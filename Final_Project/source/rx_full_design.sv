==> flow/design.v <==
module rx_decode (input logic clk, n_rst, d_plus, shift_en, output logic decoded);
    logic val;
    logic prev_val;
    always_ff @( posedge clk, negedge n_rst ) begin : outval
        if(n_rst == 1'b0) begin
            val <= 1'b1;
            prev_val <= 1'b1;
        end else begin
            if(shift_en == 1'b1) begin
                val <= d_plus;
                prev_val <= val;
            end else begin
                val <= val;
                prev_val <= prev_val;
            end
        end
    end
    assign decoded = ~(val ^ prev_val);
endmodule
  module rx_edge_detector(input logic clk, n_rst, d_plus, output logic edge_detect);
    logic first;
    logic nxt;
    always_ff @( negedge n_rst, posedge clk ) begin
        if (!n_rst)
          first <= 1'b1;
        else first <= nxt;
    end
    always_comb begin : OUTPUT_LOGIC
      nxt = d_plus;
      edge_detect = (d_plus != first) ? 1 : 0;
    end
    endmodule
module rx_eop_detect (input logic d_plus, d_minus, output logic eop);
    assign eop = (d_plus == 0 && d_minus == 0) ? 1:0;
endmodule
module rx_fifo
(
  input  wire clk,
  input  wire n_rst,
  input  wire load_buffer,
  input  wire [7:0] packet_data,
  output reg  [7:0] rx_packet_data
);
  reg [7:0] nxt_rx_data;
  always @ (negedge n_rst, posedge clk)
  begin : REG_LOGIC
    if(1'b0 == n_rst)
    begin
      rx_packet_data       <= '0;   
    end
    else
    begin
        rx_packet_data       <= nxt_rx_data;
    end
  end
  always @ (rx_packet_data, packet_data, load_buffer)
  begin : NXT_LOGIC
    nxt_rx_data        <= rx_packet_data;
    if(1'b1 == load_buffer)
    begin
      nxt_rx_data <= packet_data;
    end
  end  
endmodule
module rx_full_design (input logic clk, n_rst, d_plus, d_minus,
output logic rx_data_ready, rx_transfer_active, rx_error, clr, store_rx_data, output logic [2:0] rx_packet, output logic [7:0] rx_data
);
    logic d_plus_out;
    logic d_minus_out;
    logic d_edge;
    logic eop;
    logic d_orig;
    logic shift_en;
    logic byte_detect;
    logic [7:0] s_val;
    logic [7:0] rx_packet_data;
    rx_sync_low sync_dplus (.clk(clk), .n_rst(n_rst), .async_in(d_plus), .sync_out(d_plus_out));
    rx_sync_low sync_dminus (.clk(clk), .n_rst(n_rst), .async_in(d_minus), .sync_out(d_minus_out));
    rx_edge_detector edging (.clk(clk), .n_rst(n_rst), .d_plus(d_plus_out), .edge_detect(d_edge));
    rx_eop_detect eop_func(.d_plus(d_plus_out), .d_minus(d_minus_out), .eop(eop));
    rx_decode decoder(.clk(clk), .n_rst(n_rst), .d_plus(d_plus_out), .shift_en(shift_en), .decoded(d_orig));
    rx_timer timer_rx(.clk(clk), .n_rst(n_rst), .enable_timer(rx_transfer_active), .shift_enable(shift_en), .packet_done(byte_detect));
    rx_sr_9bit shift(.clk(clk), .n_rst(n_rst), .shift_strobe(shift_en), .serial_in(d_orig), .packet_data(s_val));
    rx_rcu controller(.clk(clk), .n_rst(n_rst), .d_edge(d_edge), .shift_en(shift_en), .byte_detect(byte_detect), .eop(eop), .s_val(s_val),
    .rx_data_ready(rx_data_ready), .rx_transfer_active(rx_transfer_active), .rx_error(rx_error), .clr(clr), .store_rx_data(store_rx_data), .rx_packet(rx_packet), .rx_data(rx_data));
    rx_fifo buffer(.clk(clk), .n_rst(n_rst), .load_buffer(byte_detect), .packet_data(rx_data), .rx_packet_data(rx_packet_data));
endmodule
module rx_rcu(input logic clk, n_rst, d_edge, shift_en, byte_detect, eop, input logic [7:0] s_val, 
output logic rx_data_ready, rx_transfer_active, rx_error, clr, store_rx_data, output logic [2:0] rx_packet, output logic [7:0] rx_data);
typedef enum bit[4:0] {IDLE, SYNC, PID, IN1, IN2, OUT1, OUT2, DATA0, DATA0_WAIT1, DATA0_WAIT2, DATA1, DATA1_WAIT1, DATA1_WAIT2, ACK, NAK, STALL, EOP} stateType;
stateType state;
stateType nxt_state;
localparam PID_OUT = 8'b00011110;
localparam PID_IN = 8'b10010110;
localparam PID_DATA0 = 8'b00111100;
localparam PID_DATA1 = 8'b10110100;
localparam PID_ACK = 8'b00101101;
localparam PID_NAK = 8'b10100101;
localparam PID_STALL = 8'b11100001;
always_ff@(posedge clk, negedge n_rst)begin
    if(!n_rst) begin
        state <= IDLE;
    end
    else begin
        state <= nxt_state;
    end
end
always_comb begin : NXT_STATE_LOGIC
    nxt_state = state;
    rx_error = '0;
    clr = 1'b0;
    rx_transfer_active = 1'b1;
    case (state)
        IDLE: begin
            rx_transfer_active = 1'b0;
            if(d_edge == 1)begin
                nxt_state = SYNC;
            end
            else begin
                nxt_state = IDLE;
            end
        end
        SYNC: begin
            nxt_state = SYNC;
            if (byte_detect == 1) begin
                if(s_val == 8'b10000000) begin
                    nxt_state = PID;
                    clr = 1'b1;
                end
                else begin
                    nxt_state = IDLE;
                end
            end
        end
        PID: begin
            nxt_state = PID;
            if (byte_detect) begin
                if (s_val == PID_OUT)begin
                    nxt_state = OUT1;
                    clr = 1'b1;
                end
                else if (s_val == PID_IN) begin
                    nxt_state = IN1;
                    clr = 1'b1;
                end
                else if (s_val == PID_DATA0) begin
                    nxt_state = DATA0;
                end
                else if (s_val == PID_DATA1) nxt_state = DATA1;
                else if (s_val == PID_ACK) nxt_state = ACK;
                else if (s_val == PID_NAK) nxt_state = NAK;
                else begin
                    nxt_state = STALL;
                end
            end
        end
        OUT1: begin
            nxt_state = OUT1;
            if (byte_detect) begin
                nxt_state = OUT2;
            end
        end
        OUT2: begin
            nxt_state = OUT2;
            if (byte_detect) begin
                nxt_state = EOP;
            end
        end
        IN1: begin
            nxt_state = IN1;
            if (byte_detect) begin
                nxt_state = IN2;
                end
        end
        IN2: begin
            nxt_state = IN2;
            if (byte_detect) begin
                nxt_state = EOP;
            end           
        end
        DATA0: begin
            rx_transfer_active = 1'b1;
            if(byte_detect) begin
                nxt_state = DATA0_WAIT1;
            end
            else nxt_state = STALL;
        end
        DATA0_WAIT1:begin
            rx_transfer_active = 1'b1;
            if(byte_detect) begin
                nxt_state = DATA0_WAIT2;
            end
            else begin
                nxt_state = STALL;
            end
        end
        DATA0_WAIT2:begin
            rx_transfer_active = 1'b1;
            if (eop) begin
                nxt_state = EOP;
            end
            else nxt_state = DATA0_WAIT2;
        end
        DATA1: begin
            rx_transfer_active = 1'b1;
            if(byte_detect) begin
                nxt_state = DATA1_WAIT1;
            end
            else nxt_state = STALL;
        end
        DATA1_WAIT1:begin
            rx_transfer_active = 1'b1;
            if(byte_detect) begin
                nxt_state = DATA1_WAIT2;
            end
            else begin
                nxt_state = STALL;
            end
        end
        DATA1_WAIT2:begin
            rx_transfer_active = 1'b1;
            if (eop) begin
                nxt_state = EOP;
            end
            else nxt_state = DATA1_WAIT2;
        end
        ACK: begin
            if(byte_detect) begin
                nxt_state = EOP;
            end
            else begin
                nxt_state = ACK;
            end
        end
        NAK: begin
            nxt_state = NAK;
            if(byte_detect) begin
                nxt_state = EOP;
            end
        end
        STALL: begin
            nxt_state = IDLE;
            rx_transfer_active = 1'b0;
            rx_error = 1'b1;
        end
        EOP: begin
            rx_transfer_active = 1'b0;
            nxt_state = IDLE;
        end
    endcase
end
always_comb begin : OUTPUT_LOGIC
    rx_data_ready = 1'b0;
    store_rx_data = 1'b0;
    rx_packet = '0;
    rx_data = '0;
    case(state)
        IN1:begin
            rx_packet = 3'b110;
        end
        IN2: begin
            rx_packet = 3'b110;
        end
        OUT1: begin
            rx_packet = 3'b111;
        end
        OUT2: begin
            rx_packet = 3'b111;
        end
        DATA0:begin
            store_rx_data = 1'b1;
            rx_data = s_val;
            rx_packet = 3'b100;
        end
        DATA0_WAIT1: begin
            store_rx_data = 1'b1;
            rx_data = s_val;
            rx_packet = 3'b100;
        end
        DATA0_WAIT2:begin
            store_rx_data = 1'b1;
            rx_data = s_val;
            rx_packet = 3'b100;   
        end
        DATA1:begin
            store_rx_data = 1'b1;
            rx_data = s_val;
            rx_packet = 3'b101;
        end
        DATA1_WAIT1: begin
            store_rx_data = 1'b1;
            rx_data = s_val;
            rx_packet = 3'b101;
        end
        DATA1_WAIT2:begin
            store_rx_data = 1'b1;
            rx_data = s_val;
            rx_packet = 3'b101;
        end
        ACK: begin
            rx_packet = 3'b001;
            rx_data_ready = 1'b1;
        end
        NAK: begin
            rx_packet = 3'b010;
            rx_data_ready = 1'b0;
        end
        STALL: begin
            rx_packet = 3'b011;
        end
        EOP: begin
            rx_data_ready = 1'b1;
        end
    endcase
end
endmodule
module rx_sr_9bit (input logic clk, n_rst, shift_strobe, serial_in, output logic [7:0]packet_data, output logic stop_bit);
logic [8:0] par_reg;
flex_stp_sr #(.NUM_BITS(9),.SHIFT_MSB(1))sr9(.clk(clk),.n_rst(n_rst), .shift_enable(shift_strobe),.serial_in(serial_in),
.parallel_out(par_reg));
assign packet_data = par_reg[7:0];
assign stop_bit = par_reg[8];
endmodule
module rx_sync_low (input wire clk, input wire n_rst, input wire async_in, output reg sync_out);
    reg data;
    always_ff @(posedge clk, negedge n_rst)
    begin: REG_LOGIC
        if(1'b0 == n_rst) begin
            data <= 1'b0;
            sync_out <= 1'b0;
        end 
        else 
        begin
            data <= async_in;
            sync_out <= data;
        end
    end
endmodule
module rx_timer (input logic clk, n_rst, enable_timer, output logic shift_enable, packet_done);
logic [3:0]clk_count;
logic [3:0]bit_count;
flex_counter clk_divider(.clk(clk),.n_rst(n_rst), .count_enable(enable_timer), .clear(packet_done),.rollover_val(4'd8),
.count_out(clk_count),.rollover_flag(shift_enable));
flex_counter bit_counter(.clk(clk),.n_rst(n_rst), .count_enable(shift_enable), .clear(packet_done),.rollover_val(4'd8),
.count_out(bit_count),.rollover_flag(packet_done));
endmodule
module flex_counter #(parameter NUM_CNT_BITS = 4)(input wire clk, input wire n_rst, input wire clear, input wire count_enable, input wire [NUM_CNT_BITS-1:0]rollover_val,
output reg [NUM_CNT_BITS-1:0]count_out, output reg rollover_flag);
    logic [NUM_CNT_BITS-1:0] nextQ;
    logic nextroll;
    always_ff @( posedge clk, negedge n_rst ) begin : INPUT_LOGIC
        if (n_rst == 1'b0)
        begin
            count_out <= '0;
            rollover_flag <= '0;
        end
        else begin
            count_out<= nextQ;
            rollover_flag <= nextroll;
        end
    end
    always_comb begin : NEXT
        nextroll = rollover_flag;
        nextQ = count_out;
        if(clear == 1) begin
                nextQ = '0;
                nextroll = '0;
            end
        else if (count_enable == 0)begin
            if(clear == 1)begin
                nextQ = '0;
                nextroll = '0;
            end
            else begin
                nextQ = count_out;
                nextroll = rollover_flag;
            end
        end
        else if (count_enable == 1)begin
            if (count_out == rollover_val) begin
                nextQ = 4'd1;
                nextroll = '0;
            end
            else if (count_out == rollover_val-1'b1)begin
                nextQ = count_out + 4'd1;
                nextroll = 1;
            end
            else begin
                nextQ = count_out + 4'd1;
            end
        end
    end
endmodule
module flex_stp_sr #(parameter NUM_BITS = 4, parameter SHIFT_MSB = 1)(input wire clk, input wire n_rst, input wire shift_enable, input serial_in, output reg [NUM_BITS - 1:0]parallel_out);
reg [NUM_BITS-1:0]nxt_state;
always_ff @( posedge clk, negedge n_rst ) begin : INPUT_LOGIC
        if (n_rst == 1'b0)
        begin
            parallel_out <= '1;
        end
        else begin
            parallel_out<= nxt_state;
        end
end
always_comb begin: NEXTSTATE_LOGIC
    nxt_state = parallel_out;
    if (shift_enable == 1) begin
        if (SHIFT_MSB == 1) begin
            nxt_state = {parallel_out[NUM_BITS-2:0], serial_in};
        end
        else begin
            nxt_state = {serial_in, parallel_out[NUM_BITS-1:1]};
        end
    end
    else begin
        nxt_state = parallel_out;
    end
end
endmodule   
# [Reports on rx_full_design]
# The steps from the RTL of rx_full_design to its reports follow in flow order.
# Line numbers count from 1 in the design file above.
# Library cell names are shortened.
# Not given: -
[setup] design="rx_full_design" clock="clk" library="sky130hd" lib_corner="tt_025C_1v80"

# [Word level]
# Yosys after proc, flatten, opt, wreduce and memory -nomap, before mapping. Memory bits, and registers merged into a memory's read port (data or address), are not among the register bits. Print and check cells are not counted. Equal cells are merged and count once.
[op_classes] addsub=2 eq_ne=28 muxes=51 n_logic=4 reduce_logical=15
[ops] cell="parallel mux 5 bit (select 16 bit)" n=1
[ops] cell="2-to-1 mux 5 bit" n=13
[ops] cell="equality test 5 x 4 -> 1 bit (second input constant)" n=8
[ops] cell="equality test 8 bit (second input constant)" n=4
[ops] cell="2-to-1 mux 4 bit" n=6
[ops] cell="parallel mux 3 bit (select 7 bit)" n=1
[ops] cell="2-to-1 mux 1 bit" n=21
[ops] cell="equality test 5 x 3 -> 1 bit (second input constant)" n=4
[ops] cell="nonzero test 16 bit" n=1
[ops] cell="equality test 8 x 6 -> 1 bit (second input constant)" n=2
[ops] cell="2-to-1 mux 3 bit" n=4
[ops] cell="equality test 5 x 2 -> 1 bit (second input constant)" n=2
[ops] cell="OR reduction 3 bit" n=3
[ops] cell="OR reduction 2 bit" n=4
[ops] cell="adder 4 x 1 -> 4 bit (second input constant)" n=2
[ops] cell="equality test 4 x 3 -> 1 bit (second input constant)" n=2
[ops] cell="equality test 4 bit (second input constant)" n=2
[ops] cell="equality test 8 x 5 -> 1 bit (second input constant)" n=1
[ops] cell="2-to-1 mux 8 bit" n=1
[ops] cell="OR reduction 6 bit" n=1
[ops] cell="2-to-1 mux 2 bit" n=3
[ops] cell="equality test 5 x 1 -> 1 bit (second input constant)" n=1
[ops] cell="equality test 5 bit (second input constant)" n=1
[ops] cell="logical NOT 5 bit" n=1
[ops] cell="nonzero test 2 bit" n=2
[ops] cell="NOT 1 bit" n=3
[ops] cell="nonzero test 3 bit" n=1
[ops] cell="AND reduction 2 bit" n=1
# Other operator kinds: 4; their cells: 4.
[bits] regBits=30 in_bits=4

# [Logic depth]
# Depth = most cells in a row (Yosys ltp): at word level without a register or memory, in the mapped netlist without a sequential cell, where the memories' decode and read muxes count.
[logic_depth] depth_word=9 abc_area=0 ltp_mapped=5

# [After synthesis]
# The flow's flattened synthesis, as Yosys stat reports it; memories are mapped. The netlist is that of the ABC_AREA named above (0 if unset); the other value can give another one.
# The area totals of this step are shown rounded.
[by_type] type="dfrtp_1" n=30
[by_type] type="dfstp_2" n=12
[by_type] type="mux2_2" n=13
[by_type] type="and2_4" n=8
[by_type] type="ha_1" n=4
[by_type] type="o2bb2ai_1" n=5
[by_type] type="nand2_1" n=10
[by_type] type="inv_1" n=9
[by_type] type="nor2b_1" n=5
[by_type] type="nand3b_1" n=4
[by_type] type="a21oi_1" n=5
[by_type] type="nor4_1" n=4
[by_type] type="o21ai_0" n=5
[by_type] type="and4b_1" n=2
[by_type] type="and2_1" n=3
[by_type] type="clkbuf_1" n=5
[by_type] type="nor2_1" n=5
[by_type] type="or3_1" n=3
# Other cell types: 26; their cells: 37.
[mapped] mapped_cells=169 area_um2=2000 sequential_area_um2=1100 ffs=42
# By module: a second synthesis without flattening, with its own total; a netlist apart from the flattened one above.
[unflattened] cells_unflattened=206 hier_area_um2=2200
# Rows give one instance, submodules left out.
[modules] module="rx_rcu" instances=1 cells=93 area_um2=880 seq_area_um2=430
[modules] module="flex_counter" instances=2 cells=40 area_um2=360 seq_area_um2=130
[modules] module="flex_stp_sr" instances=1 cells=19 area_um2=380 seq_area_um2=240
[modules] module="rx_sync_low" instances=2 cells=2 area_um2=50 seq_area_um2=50
[modules] module="rx_decode" instances=1 cells=5 area_um2=84 seq_area_um2=53
[modules] module="rx_edge_detector" instances=1 cells=2 area_um2=35 seq_area_um2=26
[modules] module="rx_timer" instances=1 cells=2 area_um2=7.5 seq_area_um2=0.0
[modules] module="rx_eop_detect" instances=1 cells=1 area_um2=3.8 seq_area_um2=0.0
[modules] module="rx_full_design" instances=1 cells=0 area_um2=0.0 seq_area_um2=0.0
[modules] module="rx_sr_9bit" instances=1 cells=0 area_um2=0.0 seq_area_um2=0.0

# [Timing after synthesis]
# Source: OpenSTA report_checks on the synthesized netlist (no wires, ideal clock, input and output delay 20% of the period each), path of least setup slack; recovery checks are left aside. Register names are those of the netlist, which keeps one name where synthesis merged equal registers.
[synth_path] kind="register to output" start="register controller.state" end="output rx_data[0]" period_ns=2.41 out_delay_ns=0.482 launch_ns=0.000 arrival_ns=1.500 required_time_ns=1.928 setup_slack_ns=0.428 delay_ns=1.500 stages=5 period_less_setup_slack_ns=1.982
# "delay_ns" = arrival - input delay + setup time.
# At an output port there is no setup time.
# "stages": output pins that drive a net of the path, with the launching flip-flop's if there is one; two outputs of one cell count as two.
# "period_less_setup_slack_ns" = period - worst setup slack (recovery checks aside). The figure is calculated, with input and output delays left at 20% of the set period.
# An end named without its bit number is one bit of that signal or, where synthesis recoded a state register, one of its new flip-flops.
# The rows between start and end are the longest chain of elaborated cells between them; the timing report does not say that the signal goes this way. Where chains are equally long, one stands for them.
# A line is the first line of the expression or statement that the cell stems from. Yosys adds cells for indexed reads and writes and turns some case tables into memories.
[synth_between] path_cell_list="dfrtp_1 or4_1 or3_1 buf_6 and2_4" elab_chain_cells=3 cone_cells=8 cone_classes="eq/ne (6); mux (1); reduce/logical (1)"
[synth_rtl] element="start: declaration" line_no=91 text="stateType state;"
[synth_rtl] element="start: assignment" line_no=102 text="state <= IDLE;"
[synth_rtl] element="start: assignment" line_no=105 text="state <= nxt_state;"
[synth_rtl] element="equality test 5 x 3 -> 1 bit" line_no=257 text="case(state)"
[synth_rtl] element="OR reduction 6 bit"
[synth_rtl] element="2-to-1 mux 8 bit" line_no=257
[synth_rtl] element="end: declaration" line_no=66 text="output logic rx_data_ready, rx_transfer_active, rx_error, clr, store_rx_data, output logic [2:0] rx_packet, ou ..."
# Some nets on the timed path still bear RTL names; the line given drives or declares the net.
[synth_named_nets] net="store_rx_data" line_no=257

# [Worst path after layout]
# Path of least setup slack in the final report of record 1 (OpenROAD, finished layout, wires in). Where an end is a register, its clock arrival counts in the times.
[layout_path] kind="register to output" start="register controller.state" end="output rx_packet[2]" period_ns=2.29 out_delay_ns=0.46 launch_ns=0.29 arrival_ns=1.91 required_time_ns=1.83 setup_slack_ns=-0.08 stages=5
# An end named without its bit number is one bit of that signal or, where synthesis recoded a state register, one of its new flip-flops.
# The rows between start and end are the longest chain of elaborated cells between them; the timing report does not say that the signal goes this way. Where chains are equally long, one stands for them.
[layout_between] path_cell_list="dfrtp_1 or4_4 or3_4 nand2b_4 buf_6" elab_chain_cells=3 cone_cells=18 cone_classes="eq/ne (13); mux (1); reduce/logical (4)"
[layout_rtl] element="start: declaration" line_no=91 text="stateType state;"
[layout_rtl] element="start: assignment" line_no=102 text="state <= IDLE;"
[layout_rtl] element="start: assignment" line_no=105 text="state <= nxt_state;"
[layout_rtl] element="equality test 5 x 4 -> 1 bit" line_no=257 text="case(state)"
[layout_rtl] element="OR reduction 3 bit"
[layout_rtl] element="parallel mux 3 bit (select 7 bit)" line_no=257
[layout_rtl] element="end: declaration" line_no=66 text="output logic rx_data_ready, rx_transfer_active, rx_error, clr, store_rx_data, output logic [2:0] rx_packet, ou ..."

# Record of 2 stored runs of the RTL-to-layout flow on rx_full_design, platform sky130hd. The runs are unordered. Constraints: input delay and output delay 20% of the set period each, output load 0.01 pF.
# "timing.worst_path_ns": the worst setup path's part of the clock period (all of it between registers, 20% less for each end at a port) less its slack. A launch clock that arrives late makes it longer, a capture clock that arrives late makes it shorter.
# "power_total_uw" rests on the timing tool's default activity at the inputs, not on a simulated workload.
# Measured values are rounded.
run="record 1" settings period_ns=2.29 CORE_UTILIZATION=28 SETUP_SLACK_MARGIN=0.32 PLACE_DENSITY_LB_ADDON=0.06 CORE_ASPECT_RATIO=1.33 CORE_MARGIN=3 CELL_PAD_IN_SITES_DETAIL_PLACEMENT=1 TNS_END_PERCENT=60 ABC_AREA=0 GPL_TIMING_DRIVEN=1 SLEW_MARGIN=20 MIN_ROUTING_LAYER="met2" CAP_MARGIN=20
run="record 1" results synth_area_um2=2000 finalUtil_pct=37 setup_worst_slack_ns=-0.080 tns_setup_ns=-0.69 die_um2=8000 timing.worst_path_ns=1.91 path_kind="register to output" power_total_uw=1400
run="record 2" settings period_ns=1.64 CORE_UTILIZATION=44 SETUP_SLACK_MARGIN=-0.02 PLACE_DENSITY_LB_ADDON=0.17 HOLD_SLACK_MARGIN=0.12 CORE_ASPECT_RATIO=1.09 CELL_PAD_IN_SITES_DETAIL_PLACEMENT=2 GPL_ROUTABILITY_DRIVEN=0 CTS_CLUSTER_SIZE=72 CTS_CLUSTER_DIAMETER=266 MIN_ROUTING_LAYER="met1" MAX_ROUTING_LAYER="met4" CAP_MARGIN=20 CORE_MARGIN=2 SLEW_MARGIN=20
run="record 2" outcome="unfinished; error DPL-0033 in clock tree synthesis"
