==> flow/design.v <==
module apb_slave (input logic clk, n_rst, data_ready, overrun_error, framing_error, psel, penable, pwrite, input logic [2:0] paddr, input logic [7:0] rx_data, input logic [7:0]pwdata,
output logic data_read, pslverr, output logic [3:0] data_size, output logic [7:0] prdata, output logic [13:0] bit_period);
logic [6:0][7:0]reg_map;
logic [6:0][7:0]nxt_reg_map;
logic write_sel;
logic read_sel;
always_ff @( posedge clk, negedge n_rst) begin : INPUT_LOGIC
    if (n_rst == 0) begin
        reg_map[0] <= '0;
        reg_map[1] <= '0;
        reg_map[2] <= '0;
        reg_map[3] <= '0;
        reg_map[4] <= '0;
        reg_map[5] <= '0;
        reg_map[6] <= '0;
    end
    else begin
        reg_map <= nxt_reg_map;
    end
end
always_comb begin: NEXTSTATE_LOGIC
    pslverr = 0;
    read_sel = 0;
    write_sel = 0;
    if (psel && pwrite) begin
        if (paddr == 3'd2 || paddr == 3'd3 || paddr == 3'd4)begin
            write_sel = 1;
        end
        else begin
            if (penable == 1) begin
                write_sel = 0;
                pslverr = 1;
            end
        end
    end
    else if (psel && !pwrite)begin
        if (paddr == 3'd0 || paddr == 3'd1 || paddr == 3'd2 || paddr == 3'd3 || paddr == 3'd4 || paddr == 3'd6)begin
            read_sel = 1;
        end
        else begin
            if (penable == 1) begin
                read_sel = 0;
                pslverr = 1;
            end
        end
    end
end
always_comb begin : ERROR
    nxt_reg_map = reg_map;
    data_read = 1'b0;
    prdata = '0;
    if (write_sel == 1)
        nxt_reg_map[paddr] = pwdata;
    else if (read_sel == 1) begin
        prdata = reg_map[paddr];
        if (paddr == 3'd6)begin
            data_read = 1;
        end
        else begin
            data_read = 0;
        end
    end
    nxt_reg_map[1] = {6'b0, overrun_error, framing_error};
    if(data_ready == 1)
        nxt_reg_map[0] = data_ready;
    else 
        nxt_reg_map[0] = '0;
    bit_period = {reg_map[3][5:0], reg_map[2]};
    data_size = reg_map[4][3:0];
    nxt_reg_map[6] = rx_data;
end
endmodule
**Step by step through the tools: apb_slave**

The steps from the RTL of apb_slave to its reports follow in flow order.
Lines are those of the file above, counted from 1.
Operators carry their Yosys type and port widths (W data, S select, Z words).
Cell names lack the library's common part.
Not given: -

- Top: apb_slave
- Clock: clk
- Cell library: sky130hd
- Timing corner: tt_025C_1v80

**Word-level counts**

Yosys after proc, flatten, opt, wreduce and memory -nomap, before mapping. Enables and synchronous resets that opt folds into registers are not counted as muxes. Memory bits, and registers merged into a memory's read port (data or address), are not among the register bits. Print and check cells are not counted. Equal cells are merged and count once.

- Flip-flop bits (word level): 50
- Input bits: 27
- Output and inout port bits: 28
- Word-level cells: 41

- Add/sub/neg operators: 1
- Eq/ne operators: 5
- Shifts and indexed selects: 3
- Multiplexer cells: 16
- Bitwise gates (word level): 3
- Reductions and logical operators: 11

Operators with widths:

| cell | count |
|---|---|
| $shiftx A56 B7 Y8 | 1 |
| $and A48 B48 Y48 | 1 |
| $or A48 B48 Y48 | 1 |
| $not A48 Y48 | 1 |
| $shift A8 B33 Y48 | 1 |
| $shift A8 B33 Y48 const A | 1 |
| $neg A6 Y33 | 1 |
| $mux W8 | 2 |
| $mux W1 | 14 |
| $logic_or A1 B1 Y1 | 7 |
| $eq A3 B2 Y1 const B | 2 |
| $eq A3 B3 Y1 const B | 2 |
| $eq A3 B1 Y1 const B | 1 |
| $logic_not A3 Y1 | 1 |
| $logic_and A1 B1 Y1 | 2 |
| $logic_not A1 Y1 | 1 |

**Logic depth**

Yosys ltp: most cells in a row. Word level: on the elaborated netlist, between registers, memories and ports. Mapped: between sequential cells and ports; inverters and the memories' decode and read muxes count.

- Word-level depth: 11
- ABC_AREA: 0
- Gate-level depth with buffers: 11
- Depth with buffers taken out: 9

**Mapped cells and area**

Source: synth_stat.txt of the flow (Yosys; design flattened, memories mapped). It holds for the ABC_AREA given above (unset counts as 0); a run with the other value may have another netlist.
Totals and module areas in this step are rounded.

- Cells in the netlist: 155
- Cell area after synthesis: 1788 um^2
- Area of sequential cells: 875.8 um^2
- Flip-flops: 35
- Buffer cells: 24

Cells by type:

| type | count | total area (um^2) |
|---|---|---|
| dfrtp_1 | 35 | 875.84 |
| a22o_1 | 24 | 210.202 |
| buf_4 | 18 | 135.13 |
| mux2_2 | 7 | 78.826 |
| ha_1 | 6 | 75.072 |
| a22oi_1 | 6 | 45.043 |
| nand3_1 | 9 | 45.043 |
| o21ai_0 | 8 | 40.038 |
| mux4_2 | 1 | 22.522 |
| nor2_1 | 6 | 22.522 |
| a21oi_1 | 4 | 20.019 |
| mux2i_1 | 2 | 20.019 |
| buf_2 | 3 | 15.014 |
| nor4b_2 | 1 | 15.014 |
| nand4_1 | 2 | 12.512 |
| nor4_2 | 1 | 12.512 |
| buf_6 | 1 | 11.261 |
| inv_1 | 3 | 11.261 |

Not listed: further types 16, cells in them 18.

**Worst setup path after synthesis**

OpenSTA on the mapped netlist: ideal clock, no wires. The path of least setup slack (recovery checks aside). Input and output delay are each 20% of the period. Register names are those of the netlist, which keeps one name where synthesis merged equal registers.

- Path type: in2reg
- From: input paddr[1]
- To: register reg_map
- Period: 2.63 ns
- External input delay: 0.526 ns
- Setup time: 0.066 ns
- Time at the first pin: 0.526 ns
- Arrival: 2.624 ns
- Data required time: 2.564 ns
- Slack: -0.060 ns
- Path delay: 2.164 ns
- Stages: 11
- Path buffers: 2
- Synthesis period reached: 2.69 ns

"path delay" is the arrival time less input delay plus setup time.
"stages" counts driving pins, that of a launching flip-flop among them; a cell with two outputs on the path counts twice.
"synthesis period reached" = period - worst setup slack (recovery checks aside). The figure is calculated, with input and output delays left at 20% of the set period.
Where an end lacks its bit number, it is one bit of the signal, or one of the new flip-flops if synthesis recoded a state register.
Between the ends stands the longest chain of elaborated cells between them, by number of cells; it is not shown to be the way that was timed. Of several equally long chains one is given.
Each line given opens the expression or statement behind the cell; cells for indexed reads and writes are added by Yosys, which also makes memories of some case tables.

- Cell sequence: buf_2 -> inv_1 -> clkbuf_1 -> ha_1 -> ha_1 -> inv_1 -> ha_1 -> nor2_1 -> nand3_1 -> nor3_1 -> a22o_1
- Length of the longest elaborated chain: 5
- Elaborated cells between the ends (all ways): 13
- Those cells by class: add/sub: 1; eq/ne: 3; shift: 2; mux: 2; logic: 3; reduce/logical: 2

RTL lines, path post-synthesis:

| what | RTL line | text |
|---|---|---|
| from (decl) | 1 | `module apb_slave (input logic clk, n_rst, data_ready, overrun_error, framing_error, psel, penable, pwrite, inp ...` |
| $neg A6 Y33 | 53 | `nxt_reg_map[paddr] = pwdata;` |
| $shift A8 B33 Y48 | 53 |  |
| $not A48 Y48 | 53 |  |
| $and A48 B48 Y48 | 53 |  |
| $or A48 B48 Y48 | 53 |  |
| to (assign) | 18 | `reg_map <= nxt_reg_map;` |
| to (decl) | 3 | `logic [6:0][7:0]reg_map;` |

**Path in the finished layout**

Path of least setup slack in the final report of run A (OpenROAD, finished layout, wires in). Where an end is a register, its clock arrival counts in the times.

- Path type: in2out
- From: input psel
- To: output prdata[5]
- Period: 2.64 ns
- External input delay: 0.53 ns
- External output delay: 0.53 ns
- Time at the first pin: 0.53 ns
- Arrival: 2.19 ns
- Data required time: 2.11 ns
- Slack: -0.08 ns
- Stages: 8
- Path buffers: 4

Between the ends stands the longest chain of elaborated cells between them, by number of cells; it is not shown to be the way that was timed. Of several equally long chains one is given.

- Cell sequence: clkdlybuf4s50_1 -> nand2b_4 -> nor3_2 -> buf_6 -> buf_4 -> a22oi_1 -> o21ai_0 -> dlygate4sd2_1
- Length of the longest elaborated chain: 5
- Elaborated cells between the ends (all ways): 7
- RTL lines with such cells: 4
- Those cells by class: mux: 5; reduce/logical: 2

RTL lines, path after layout:

| what | RTL line | text |
|---|---|---|
| from (decl) | 1 | `module apb_slave (input logic clk, n_rst, data_ready, overrun_error, framing_error, psel, penable, pwrite, inp ...` |
| $logic_and A1 B1 Y1 | 36 | `else if (psel && !pwrite)begin` |
| $mux W1 | 36 |  |
| $mux W1 | 25 | `if (psel && pwrite) begin` |
| $mux W8 | 54 | `else if (read_sel == 1) begin` |
| $mux W8 | 52 | `if (write_sel == 1)` |
| to (decl) | 2 | `output logic data_read, pslverr, output logic [3:0] data_size, output logic [7:0] prdata, output logic [13:0] ...` |

--- measured runs ---
2 stored runs of apb_slave in the flow (synthesis by Yosys, layout by OpenROAD, sky130hd cells), in arbitrary order. Constraints: input delay and output delay 20% of the set period each, output load 0.01 pF.
"achieved period": clock period set for the run, less the worst setup slack. It is reckoned from that one timing run; input and output delays stay at 20% of the period that was set.
"time used up by the worst setup path": the worst setup path's part of the clock period (all of it between registers, 20% less for each end at a port) less its slack. A launch clock that arrives late makes it longer, a capture clock that arrives late makes it shorter.
"total power of the final layout" rests on the timing tool's default activity at the inputs, not on a simulated workload.
Values from the reports are rounded here.

### Run A

==> flow/run.sh <==
#!/bin/bash
# the make line also repeats the synthesis and layout settings of config.mk as NAME=value (left out here)
make -C /OpenROAD-flow-scripts/flow DESIGN_CONFIG=/design/flow/config.mk WORK_HOME=/design/flow/orfs CLKGATE_MAP_FILE= finish
==> flow/config.mk <==
export PLATFORM = sky130hd
export DESIGN_NAME = apb_slave
export DESIGN_NICKNAME = apb_slave
export VERILOG_FILES = /design/flow/design.v
export SDC_FILE = /design/flow/constraint.sdc
export NUM_CORES = 4
export LEC_CHECK = 0
export CAP_MARGIN = 20
export CORE_ASPECT_RATIO = 0.87
export CORE_MARGIN = 2
export CORE_UTILIZATION = 17
export CTS_CLUSTER_DIAMETER = 123
export CTS_CLUSTER_SIZE = 19
export MAX_ROUTING_LAYER = met5
export PLACE_DENSITY_LB_ADDON = 0.16
export SETUP_SLACK_MARGIN = -0.24
export SLEW_MARGIN = 20
==> flow/constraint.sdc <==
create_clock -name core_clock -period 2.64 [get_ports {clk}]
set_input_delay 0.5280 -clock core_clock [delete_from_list [all_inputs] [get_ports {clk}]]
set_output_delay 0.5280 -clock core_clock [all_outputs]
set_load 0.01 [all_outputs]

Results of run A:
- Utilization after layout: 0.273
- Worst setup slack after layout: -0.083 ns
- Final setup TNS: -0.253 ns
- Time used up by the worst setup path: 1.67 ns
- Kind of the worst setup path: in2out
- Standard-cell area after routing: 2764 um^2
- Total power of the final layout: 0.001668 W
- Die size: 11360 um^2
- Achieved period: 2.723 ns
- Final worst hold slack: 0.509 ns
- Chip area in the Yosys report: 1788 um^2

### Run B

==> flow/run.sh <==
#!/bin/bash
# the make line also repeats the synthesis and layout settings of config.mk as NAME=value (left out here)
make -C /OpenROAD-flow-scripts/flow DESIGN_CONFIG=/design/flow/config.mk WORK_HOME=/design/flow/orfs CLKGATE_MAP_FILE= finish
==> flow/config.mk <==
export PLATFORM = sky130hd
export DESIGN_NAME = apb_slave
export DESIGN_NICKNAME = apb_slave
export VERILOG_FILES = /design/flow/design.v
export SDC_FILE = /design/flow/constraint.sdc
export NUM_CORES = 4
export LEC_CHECK = 0
export ABC_AREA = 0
export CAP_MARGIN = 20
export CELL_PAD_IN_SITES_DETAIL_PLACEMENT = 2
export CORE_ASPECT_RATIO = 1.98
export CORE_MARGIN = 2
export CORE_UTILIZATION = 52
export GPL_TIMING_DRIVEN = 0
export PLACE_DENSITY_LB_ADDON = 0.12
export SLEW_MARGIN = 20
==> flow/constraint.sdc <==
create_clock -name core_clock -period 5.13 [get_ports {clk}]
set_input_delay 1.0260 -clock core_clock [delete_from_list [all_inputs] [get_ports {clk}]]
set_output_delay 1.0260 -clock core_clock [all_outputs]
set_load 0.01 [all_outputs]

Outcome of run B: no final report: placement broke off with DPL-0033
--- end ---
